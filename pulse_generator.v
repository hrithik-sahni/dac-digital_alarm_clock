==> flow/design.v <==
`timescale 1ns / 1ps
module pulse_generator(
	input clk , reset,
	output reg half_second =0,
	output reg one_minute = 0
   );
	reg [23:0] count_clock = 0;
	reg [18:0] count_clock_min =0;
	always@(posedge clk , negedge reset)
		begin
			if(!reset)
				begin
					half_second = 0;
					count_clock = 0;
				end
			else if(count_clock == 12500000)   
				begin
					half_second = ~half_second;
					count_clock = 0;
				end
			else
				begin
					count_clock = count_clock + 1;
					half_second = half_second;
				end
		end
		always@(posedge clk , negedge reset)
		begin
			if(!reset)
				begin
					one_minute = 0;
					count_clock_min = 0;
				end
			else if(count_clock_min == 416667)   
				begin
					one_minute = ~one_minute;
					count_clock_min = 0;
				end
			else
				begin
					count_clock_min = count_clock_min + 1; 
					one_minute = one_minute;
				end
		end
endmodule
Step by step through the tools: pulse_generator. What the tools print for pulse_generator, step after step. Lines are those of the file above, counted from 1. Library cell names are shortened. The mark n/a stands for no value.

Design top: pulse_generator. Clock port: clk. Cell library: sky130hd. Corner: tt_025C_1v80.

Elaborated design. Yosys after proc, flatten, opt, wreduce and memory -nomap, before mapping. Enables and synchronous resets that opt folds into registers are not counted as muxes. Memory bits, and registers merged into a memory's read port (data or address), are not among the register bits. Print and check cells are not counted. Equal cells are merged and count once.

The entry for flip-flop bits (word level) reads 45. The entry for output and inout bits reads 2.

For add/subtract/negate cells the number is 2. The figure for equality and inequality tests is 2. Under multiplexer cells stands 2. For bitwise gates (word level) the number is 2.

Operators with widths (number): adder 24 x 1 -> 24 bit with constant B (1); == test 24 bit with constant B (1); two-way mux 24 bit (1); adder 19 x 1 -> 19 bit with constant B (1); == test 19 bit with constant B (1); two-way mux 19 bit (1); inverter 1 bit (2).

Longest topological paths. Depth = most cells in a row (Yosys ltp): at word level without a register or memory, in the mapped netlist without a sequential cell, where the memories' decode and read muxes count.

The entry for depth after elaboration reads 2. ABC_AREA: 0. For depth in mapped cells the number is 6.

Mapped cells and area. Yosys stat after the flow's synthesis: flattened, memories mapped to cells. It holds for the ABC_AREA given above (unset counts as 0); a run with the other value may have another netlist.

Cell types (number): dfrtp_1 (45); xnor2_1 (25); nor2_1 (29); nor4_4 (3); nand4_1 (10); nor4_1 (10); xor2_1 (7); nand3_1 (11); and3_1 (7); ha_1 (3); nand2_1 (9); inv_1 (7); a21oi_1 (5); nor3_1 (5); nand4_4 (1); and4_2 (2); mux2i_1 (2); nor3_2 (2).

Other cell types: 20; their cells: 24.

The entry for standard cells after synthesis reads 207. Under chip area (Yosys) stands 2257.2 um2. The figure for sequential part of the area is 1126.1 um2. The entry for mapped flip-flops reads 45. The entry for buffers reads 3.

Timing after synthesis. Path of least setup slack by OpenSTA after synthesis, without wires, with an ideal clock, recovery checks aside; 20% of the period is set as input and as output delay. Where synthesis merged equal registers, the netlist keeps one of their names.

Path kind: flip-flop to flip-flop. From: reg count_clock[6]. To: reg half_second. Under clock period stands 2.76 ns. The figure for library setup time is 0.075 ns. Time at the first pin: 0.000 ns. The entry for arrival reads 1.464 ns. The entry for path slack reads 1.220 ns. For delay of the path the number is 1.539 ns. Under driving pins on the path stands 6. Synthesis period reached: 1.54 ns.

"delay of the path" = arrival - input delay + setup time. "driving pins on the path": output pins that drive a net of the path, with the launching flip-flop's if there is one; two outputs of one cell count as two. "synthesis period reached" is the clock period less the worst setup slack; recovery checks do not enter. This is arithmetic on one report: input and output delays are still those of the set period (20% each). The rows between start and end are the longest chain of elaborated cells between them; the timing report does not say that the signal goes this way. Where chains are equally long, one stands for them. A line is the first line of the expression or statement that the cell stems from. Yosys adds cells for indexed reads and writes and turns some case tables into memories. At most two assigning lines are given for a register; there are more.

Path through: dfrtp_1 > nor4b_1 > nand4_1 > nor3_4 > buf_6 > xor2_2. Cells in the longest elaborated chain: 1. The figure for elaborated cells on any way between the ends is 1. Under source lines of those cells stands 1. Those cells by class: eq/ne (1).

RTL lines, path post-synthesis: start, declared (RTL line 7) `reg [23:0] count_clock = 0;`; start, assigned (RTL line 14) `count_clock = 0;`; start, assigned (RTL line 23) `count_clock = count_clock + 1;`; == test 24 bit (RTL line 16) `else if(count_clock == 12500000)`; end, assigned (RTL line 18) `half_second = ~half_second;`; end, assigned (RTL line 24) `half_second = half_second;`; end, declared (RTL line 4) `output reg half_second =0,`.

Worst path after layout. Path of least setup slack in the final report of flow run B (OpenROAD, finished layout, wires in). Where an end is a register, its clock arrival counts in the times.

Path kind: flip-flop to flip-flop. From: reg count_clock[8]. To: reg half_second. Under clock period stands 1.81 ns. The figure for library setup time is 0.08 ns. Time at the first pin: 0.30 ns. The entry for arrival reads 2.31 ns. The entry for path slack reads -0.26 ns. Under driving pins on the path stands 6.

The rows between start and end are the longest chain of elaborated cells between them; the timing report does not say that the signal goes this way. Where chains are equally long, one stands for them. At most two assigning lines are given for a register; there are more.

Path through: dfrtp_1 > nor4_1 > nand4_1 > nor3_4 > buf_6 > xor2_2. Cells in the longest elaborated chain: 1. The figure for elaborated cells on any way between the ends is 1. Under source lines of those cells stands 1. Those cells by class: eq/ne (1).

RTL lines, path post-layout: start, declared (RTL line 7) `reg [23:0] count_clock = 0;`; start, assigned (RTL line 14) `count_clock = 0;`; start, assigned (RTL line 23) `count_clock = count_clock + 1;`; == test 24 bit (RTL line 16) `else if(count_clock == 12500000)`; end, assigned (RTL line 18) `half_second = ~half_second;`; end, assigned (RTL line 24) `half_second = half_second;`; end, declared (RTL line 4) `output reg half_second =0,`.

# Flow runs of pulse_generator

2 stored runs of pulse_generator in the flow (synthesis by Yosys, layout by OpenROAD, sky130hd cells), in arbitrary order. Constraints: input delay and output delay 20% of the set period each, output load 0.01 pF. "achieved clock period" means the clock period less the worst setup slack. The figure is calculated, with input and output delays left at 20% of the set period. By "time on the worst setup path" is meant the share of the clock period that the worst setup path is allowed (20% is reserved at inputs, 20% at outputs), minus its slack. Clock arrival times at its registers enter into it. "total power after layout" rests on the timing tool's default activity at the inputs, not on a simulated workload.

Flow run A has these settings: period_ns 2.68; CORE_UTILIZATION 71; SETUP_SLACK_MARGIN 0.48; PLACE_DENSITY 0.71; CORE_ASPECT_RATIO 1.85; CELL_PAD_IN_SITES_DETAIL_PLACEMENT 2; TNS_END_PERCENT 5; ABC_AREA 0; CTS_CLUSTER_DIAMETER 260; CAP_MARGIN 0; CORE_MARGIN 2; SLEW_MARGIN 20. Outcome: did not finish, placement stopped with DPL-0033.

Flow run B has these settings: period_ns 1.81; CORE_UTILIZATION 50; SETUP_SLACK_MARGIN -0.15; PLACE_DENSITY 0.55; CORE_ASPECT_RATIO 0.66; CELL_PAD_IN_SITES_GLOBAL_PLACEMENT 2; CELL_PAD_IN_SITES_DETAIL_PLACEMENT 2; TNS_END_PERCENT 10; GPL_TIMING_DRIVEN 0; CAP_MARGIN 40; SLEW_MARGIN 30; MAX_ROUTING_LAYER met4; CORE_MARGIN 2. The achieved clock period is 2.075 ns. For the standard-cell area of the final layout the run shows 2548.7 um2. The setup slack of the worst path stands at -0.265 ns. The time on the worst setup path is 2.07 ns. Kind of the worst setup path: flip-flop to flip-flop. The total die area reads 5079.6 um2. The worst hold slack stands at 0.540 ns. The total power after layout is 1.668 mW. The chip area after synthesis (Yosys) comes to 2257.2 um2. The measured final setup TNS is -3.746 ns. The post-layout utilization stands at 59.9 %.
